==> flow/design.v <==
module Register_File(clk,Read_Register1,Read_Register2,Write_Register,Write_data,
Read_data1,Read_data2,Reg_write,PC_in,PC_out,Reset);
input[4:0]Read_Register1,Read_Register2,Write_Register;
input[31:0]Write_data,PC_in; 
output[31:0]Read_data1,Read_data2,PC_out; 
input clk,Reg_write,Reset;
reg[31:0]Register_Mem[0:31];
integer i;
initial 
begin
for(i=0;i<32;i=i+1)
begin
Register_Mem[i]<=32'b0;
end
end
assign PC_out = Register_Mem[29];
always@(posedge clk)
begin 
Register_Mem[29]=PC_in;
if(Reg_write) 
begin
Register_Mem[Write_Register]=Write_data;
end
end
assign Read_data1 = Register_Mem[Read_Register1]; 
assign  Read_data2 = Register_Mem[Read_Register2]; 
always@(posedge clk)
begin
if (Reset)
begin 
Register_Mem[29] = 0;
end
end
endmodule
Step by step through the tools: Register_File:

The steps from the RTL of Register_File to its reports follow in flow order.
Line numbers count from 1 in the design file above.
Library cell names are shortened.
Not given: -

* design top: Register_File
* clock port: clk
* standard-cell library: sky130hd
* library corner: tt_025C_1v80

Word-level counts:

Source: Yosys, flattened and elaborated, memories not mapped. Widths are those after wreduce; folded enables and synchronous resets count as part of the registers. Registers that Yosys merges into a memory's read port (data or address) are not register bits. Print and check cells do not count. Equal cells are merged and count once.
Yosys's memory passes give these memory sizes; they may raise the number of words (mostly to a power of two), join words into wider ones and drop unused or constant bits.

* flip-flop bits (word level): 0
* RAM bits: 1024
* memories kept: 1
* input port bits: 82
* output and inout port bits: 96
* word-level cells: 7

* mux-type cells: 5
* bitwise gates (word level): 1

Memories
* Register_Mem: depth 32, bits a word 32, rd ports 3, write ports 2, line 7 `reg[31:0]Register_Mem[0:31];`

Operators by type and width (number)
* 32-bit 2-to-1 mux: 2
* 5-bit 2-to-1 mux: 1
* 1-bit 2-to-1 mux: 2
* 1-bit bitwise OR (second input constant): 1

Longest topological paths:

Longest topological path by Yosys (ltp), each cell counted once; first at word level (registers and memories cut), then after technology mapping (sequential cells cut; the memories' decode and read muxes count).

* depth after elaboration: 2
* ABC_AREA: 0
* depth in mapped cells: 8
* gate-level depth less buffers: 5

Mapped cells and area:

Source: synth_stat.txt of the flow (Yosys; design flattened, memories mapped). It holds for the ABC_AREA given above (unset counts as 0); a run with the other value may have another netlist.

* cells in the netlist: 3421
* chip area (Yosys): 48840.6 sq um
* sequential part of the area: 30429.2 sq um
* flip-flop cells: 1024
* buffers: 256

Cells by type
* edfxtp_1: number 992, total area 2.98E+04 sq um
* mux2i_1: number 1024, total area 1.02E+04 sq um
* a22oi_1: number 192, total area 1.44E+03 sq um
* a22o_1: number 128, total area 1.12E+03 sq um
* nand3_1: number 194, total area 970.931 sq um
* a21oi_1: number 192, total area 960.922 sq um
* nand2_1: number 195, total area 731.952 sq um
* dfxtp_1: number 32, total area 640.614 sq um
* buf_6: number 45, total area 506.736 sq um
* a31oi_1: number 64, total area 400.384 sq um
* buf_4: number 49, total area 367.853 sq um
* mux2_1: number 30, total area 337.824 sq um
* clkbuf_1: number 88, total area 330.317 sq um
* nor3_1: number 64, total area 320.307 sq um
* buf_2: number 62, total area 310.298 sq um
* nor2_1: number 34, total area 127.622 sq um
* nand3b_1: number 5, total area 37.536 sq um
* buf_1: number 8, total area 30.029 sq um

Not listed: further types 9, cells in them 23.

Timing after synthesis:

Path of least setup slack by OpenSTA after synthesis, without wires, with an ideal clock, recovery checks aside; 20% of the period is set as input and as output delay. Where synthesis merged equal registers, the netlist keeps one of their names.

* path type: input to register
* from: in Write_Register[1]
* to: mem Register_Mem[20][0]
* clock period: 3740 ps
* input delay: 748 ps
* setup time: 421 ps
* time at the first pin: 748 ps
* arrival time: 2761 ps
* data required time: 3319 ps
* path slack: 558 ps
* delay of the path: 2434 ps
* stages: 3
* path buffers: 1
* synthesis period reached: 3182 ps

"delay of the path" is the arrival time less input delay plus setup time.
"stages" counts driving pins, that of a launching flip-flop among them; a cell with two outputs on the path counts twice.
"synthesis period reached" = period - worst setup slack (recovery checks aside). The figure is calculated, with input and output delays left at 20% of the set period.
Between the ends stands the longest chain of elaborated cells between them, by number of cells; it is not shown to be the way that was timed. Of several equally long chains one is given.
Each line given opens the expression or statement behind the cell; cells for indexed reads and writes are added by Yosys, which also makes memories of some case tables.

* cells stage by stage: or3b_2 clkbuf_1 nor2_1
* cells in the longest elaborated chain: 1
* elaborated cells on any way between the ends: 1
* source lines of those cells: 1
* those cells by class: mux (1)

Ends and longest elaborated chain, after synthesis
* start: declaration: line 3 `input[4:0]Read_Register1,Read_Register2,Write_Register;`
* 5-bit 2-to-1 mux: line 20 `if(Reg_write)`
* end: declaration: line 7 `reg[31:0]Register_Mem[0:31];`

Timing after layout:

Path of least setup slack in the final report of flow run A (OpenROAD, finished layout, wires in). Where an end is a register, its clock arrival counts in the times.
The report prints the path's times to 10 ps; the period is as set.

* path type: input to output
* from: in Read_Register1[2]
* to: out Read_data1[15]
* clock period: 2900 ps
* input delay: 580 ps
* output delay: 580 ps
* time at the first pin: 580 ps
* arrival time: 2310 ps
* data required time: 2320 ps
* path slack: 10 ps
* stages: 12
* path buffers: 7

Between the ends stands the longest chain of elaborated cells between them, by number of cells; it is not shown to be the way that was timed. Of several equally long chains one is given.
The chain passes a memory read, where the word-level depth is cut; so it can be longer than that depth.

* cells stage by stage: buf_4 buf_4 nor2_4 buf_12 buf_12 buf_8 buf_12 a22o_1 nor3_1 a31oi_1 nand3_1 buf_2
* cells in the longest elaborated chain: 1
* elaborated cells on any way between the ends: 1
* source lines of those cells: 1
* those cells by class: memory (1)

Ends and longest elaborated chain, post-layout
* start: declaration: line 3 `input[4:0]Read_Register1,Read_Register2,Write_Register;`
* memory read 32 x 32 bit: line 7 `reg[31:0]Register_Mem[0:31];`
* end: declaration: line 5 `output[31:0]Read_data1,Read_data2,PC_out;`

Memo
Re: implementation data of Register_File

Top module Register_File; platform sky130hd; tools Yosys and OpenROAD; 2 stored runs in no particular order. Input and output delays are each 20% of the period that was set; the output load is 0.01 pF.
"period reached" = clock period - worst setup slack. The figure is calculated, with input and output delays left at 20% of the set period.
By "allowed time less slack (worst setup path)" is meant the share of the clock period that the worst setup path is allowed (20% is reserved at inputs, 20% at outputs), minus its slack. Clock arrival times at its registers enter into it.
"total design power" is the tool's figure for a default switching activity; nothing was simulated.
"allowed time less slack (worst setup path)" is known to 10 ps.

### Flow run A

Settings: `period_ns=2.9`, `CORE_UTILIZATION=51`, `PLACE_DENSITY_LB_ADDON=0.13`, `CAP_MARGIN=20`, `CORE_MARGIN=2`, `SLEW_MARGIN=20`

- Post-synthesis cell area: 48840.6 sq um
- Period reached: 2891 ps
- Allowed time less slack (worst setup path): 1730 ps
- Class of the worst setup path: input to output
- Total die area: 98257.2 sq um
- Worst hold slack in the final report: 470 ps
- Worst setup slack after layout: 9 ps
- Area of the standard cells in the finished layout: 62080.8 sq um
- Final setup TNS: 0 ps
- Utilization after layout: 65.3 %
- Total design power: 34854 µW

### Flow run B

Settings: `period_ns=3.77`, `CORE_UTILIZATION=49`, `PLACE_DENSITY_LB_ADDON=0.27`, `CORE_ASPECT_RATIO=1.24`, `CELL_PAD_IN_SITES_DETAIL_PLACEMENT=1`, `ABC_AREA=0`, `GPL_ROUTABILITY_DRIVEN=1`, `CTS_CLUSTER_DIAMETER=179`, `CAP_MARGIN=35`, `MIN_ROUTING_LAYER=met1`, `CORE_MARGIN=2`, `SLEW_MARGIN=20`

- Post-synthesis cell area: 48840.6 sq um
- Period reached: 3842 ps
- Allowed time less slack (worst setup path): 2330 ps
- Class of the worst setup path: input to output
- Total die area: 102231.0 sq um
- Worst hold slack in the final report: 584 ps
- Worst setup slack after layout: -72 ps
- Area of the standard cells in the finished layout: 58957.8 sq um
- Final setup TNS: -161 ps
- Utilization after layout: 59.9 %
- Total design power: 26263 µW
